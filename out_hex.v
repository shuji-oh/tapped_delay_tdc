==> flow/design.v <==
module out_hex(
	input CLK,
	input [11:0] byte_data_send,
	output reg [6:0] HEX_5,
	output reg [6:0] HEX_4,
	output reg [6:0] HEX_3
);
always @(posedge CLK) begin
	case (byte_data_send[11:8])
		4'h0: HEX_5 = 7'b1000000;
		4'h1: HEX_5 = 7'b1111001;
		4'h2: HEX_5 = 7'b0100100;
		4'h3: HEX_5 = 7'b0110000;
		4'h4: HEX_5 = 7'b0011001;
		4'h5: HEX_5 = 7'b0010010;
		4'h6: HEX_5 = 7'b0000010;
		4'h7: HEX_5 = 7'b1011000;
		4'h8: HEX_5 = 7'b0000000;
		4'h9: HEX_5 = 7'b0010000;
		4'hA: HEX_5 = 7'b0001000;
		4'hB: HEX_5 = 7'b0000011;
		4'hC: HEX_5 = 7'b1000110;
		4'hD: HEX_5 = 7'b0100001;
		4'hE: HEX_5 = 7'b0000110;
		4'hF: HEX_5 = 7'b0001110;
		default:HEX_5 = 7'b1000000;
    endcase
end
always @(posedge CLK) begin
	case (byte_data_send[7:4])
		4'h0: HEX_4 = 7'b1000000;
		4'h1: HEX_4 = 7'b1111001;
		4'h2: HEX_4 = 7'b0100100;
		4'h3: HEX_4 = 7'b0110000;
		4'h4: HEX_4 = 7'b0011001;
		4'h5: HEX_4 = 7'b0010010;
		4'h6: HEX_4 = 7'b0000010;
		4'h7: HEX_4 = 7'b1011000;
		4'h8: HEX_4 = 7'b0000000;
		4'h9: HEX_4 = 7'b0010000;
		4'hA: HEX_4 = 7'b0001000;
		4'hB: HEX_4 = 7'b0000011;
		4'hC: HEX_4 = 7'b1000110;
		4'hD: HEX_4 = 7'b0100001;
		4'hE: HEX_4 = 7'b0000110;
		4'hF: HEX_4 = 7'b0001110;
		default:HEX_4 = 7'b1000000;
	endcase
end
always @(posedge CLK) begin
	case (byte_data_send[3:0])
		4'h0: HEX_3 = 7'b1000000;
		4'h1: HEX_3 = 7'b1111001;
		4'h2: HEX_3 = 7'b0100100;
		4'h3: HEX_3 = 7'b0110000;
		4'h4: HEX_3 = 7'b0011001;
		4'h5: HEX_3 = 7'b0010010;
		4'h6: HEX_3 = 7'b0000010;
		4'h7: HEX_3 = 7'b1011000;
		4'h8: HEX_3 = 7'b0000000;
		4'h9: HEX_3 = 7'b0010000;
		4'hA: HEX_3 = 7'b0001000;
		4'hB: HEX_3 = 7'b0000011;
		4'hC: HEX_3 = 7'b1000110;
		4'hD: HEX_3 = 7'b0100001;
		4'hE: HEX_3 = 7'b0000110;
		4'hF: HEX_3 = 7'b0001110;
		default:HEX_3 = 7'b1000000;
	endcase
end
endmodule
# From RTL to reports: out_hex
# What the tools print for out_hex, step after step.
# Line numbers count from 1 in the design file above.
# Operators: Yosys type, input widths -> output width; for muxes data width and select width s.
# Cell names lack the library's common part.
# The mark n/a stands for no value.
# design
top	out_hex
clock_port	CLK
library	sky130hd
corner	tt_025C_1v80

# Word-level counts
# Counts by Yosys on the flattened word-level netlist (proc, flatten, opt, wreduce; memories kept). Register bits leave out memories and registers merged into their read ports (data or address); mux counts leave out enables and synchronous resets folded into registers. Print and check cells are left out. Cells with the same type and inputs are merged into one.
# Memory sizes are those after Yosys's memory passes, which may raise the word count (mostly to a power of two), join words into wider ones and drop unused or constant bits.
# word_totals
regBits	0
mem_bits_ro	336
clocked_rd_ports_x_width	21
mem_count	3
input_bits	13
out_inout_bits	21
word_cells	3
# mem_list
name	size	width	read_ports	wr	line_no	source
(no name shown)	16	7	1	0	51	case (byte_data_send[3:0])
(no name shown)	16	7	1	0	30	case (byte_data_send[7:4])
(no name shown)	16	7	1	0	9	case (byte_data_send[11:8])

# Longest topological paths
# Longest topological path by Yosys (ltp), each cell counted once; first at word level (registers and memories cut), then after technology mapping (sequential cells cut; the memories' decode and read muxes count).
# depth
depth_word	0
ABC_AREA	0
depth_mapped	5
mapped_depth_nobuf	5

# After synthesis
# Source: synth_stat.txt of the flow (Yosys; design flattened, memories mapped). It holds for the ABC_AREA given above (unset counts as 0); a run with the other value may have another netlist.
# by_type
cell	n	type_area_um2
dfxtp_1	21	420.403
ha_1	18	225.216
mux2i_1	8	80.077
mux4_1	2	52.55
inv_1	10	37.536
a22o_1	4	35.034
mux2_2	3	33.782
a32o_1	3	30.029
nand2b_1	4	25.024
o21ai_0	5	25.024
o22ai_1	4	25.024
buf_6	2	22.522
buf_2	4	20.019
nand3_1	4	20.019
or3b_1	2	17.517
nor2_1	4	15.014
o31ai_1	2	15.014
nor2_2	2	12.512
# Other cell types: 6; their cells: 9.
# synth_totals
stdcells	111
area_mm2	0.0011599
seq_area_mm2	0.0004204
ff_cells	21
buf_cells	6

# Timing after synthesis
# Source: OpenSTA report_checks on the synthesized netlist (no wires, ideal clock, input and output delay 20% of the period each), path of least setup slack; recovery checks are left aside. Register names are those of the netlist, which keeps one name where synthesis merged equal registers.
# synth_path
kind	input -> register
startpoint	in byte_data_send[1]
endpoint	reg HEX_3[3]
period_ns	1.45
in_delay_ns	0.290
setup_ns	0.136
t_first_pin_ns	0.290
arrival_time_ns	1.093
required_ns	1.314
slack_ns	0.222
delay_ns	0.939
driving_pins	4
n_path_buf	0
synth_period_reached_ns	1.228
# "delay_ns" is the arrival time less input delay plus setup time.
# "driving_pins": output pins that drive a net of the path, with the launching flip-flop's if there is one; two outputs of one cell count as two.
# "synth_period_reached_ns" is the clock period less the worst setup slack; recovery checks do not enter. This is arithmetic on one report: input and output delays are still those of the set period (20% each).
# A register here has more assigning lines than the two given.
# synth_via
path_cell_list	inv_1 -> ha_1 -> inv_1 -> mux4_1
# synth_rtl
item	line_no	source
start: declaration	3	input [11:0] byte_data_send,
end: assignment	52	4'h0: HEX_3 = 7'b1000000;
end: assignment	53	4'h1: HEX_3 = 7'b1111001;
end: declaration	6	output reg [6:0] HEX_3
# Chain of elaborated cells between the ends: none given.

# Worst path after layout
# From the final timing report of flow run A: the path of least setup slack in the routed layout; clock arrival at registers is part of the times.
# layout_path
kind	input -> register
startpoint	in byte_data_send[1]
endpoint	reg HEX_3[0]
period_ns	1.48
in_delay_ns	0.30
setup_ns	0.06
t_first_pin_ns	0.30
arrival_time_ns	1.33
required_ns	1.72
slack_ns	0.39
driving_pins	7
n_path_buf	2
# A register here has more assigning lines than the two given.
# layout_via
path_cell_list	buf_6 -> buf_6 -> inv_12 -> ha_4 -> and2b_2 -> or3b_1 -> o21ai_1
# layout_rtl
item	line_no	source
start: declaration	3	input [11:0] byte_data_send,
end: assignment	52	4'h0: HEX_3 = 7'b1000000;
end: assignment	53	4'h1: HEX_3 = 7'b1111001;
end: declaration	6	output reg [6:0] HEX_3
# Chain of elaborated cells between the ends: none given.

# Measured data: module out_hex, platform sky130hd, 2 stored runs of the flow under differing settings, order arbitrary. Input and output delays are each 20% of the period that was set; the output load is 0.01 pF.
# "achieved_clock_period_ns" means the clock period less the worst setup slack. The figure is calculated, with input and output delays left at 20% of the set period.
# By "total_power_uw" is meant OpenSTA's value without simulated activity: inputs other than the clock are taken to toggle once in ten clock periods, and the tool carries that through the logic.
# Settings: - = not set for that run.
# Results: - = not shown.
stored run	period_ns	CORE_UTILIZATION	SETUP_SLACK_MARGIN	PLACE_DENSITY	CELL_PAD_IN_SITES_GLOBAL_PLACEMENT	CELL_PAD_IN_SITES_DETAIL_PLACEMENT	GPL_ROUTABILITY_DRIVEN	CTS_CLUSTER_DIAMETER	SLEW_MARGIN	CAP_MARGIN	CORE_MARGIN	TNS_END_PERCENT	CTS_CLUSTER_SIZE	yosys.chip_area_mm2	die_area_mm2	cell_area_final_mm2	finish.utilization_pct	setup_worst_slack_ns	setup_tns_ns	total_power_uw	achieved_clock_period_ns
flow run A	1.48	35	0.4	0.64	0	0	1	295	15	20	2	-	-	0.0011599	0.0037902	0.001853	59.7	0.392	0.000	1322	1.088
flow run B	1.77	41	-	0.8	2	2	0	-	20	20	2	30	32	-	-	-	-	-	-	-	-
# Flow run B: unfinished; error DPL-0033 in clock tree synthesis
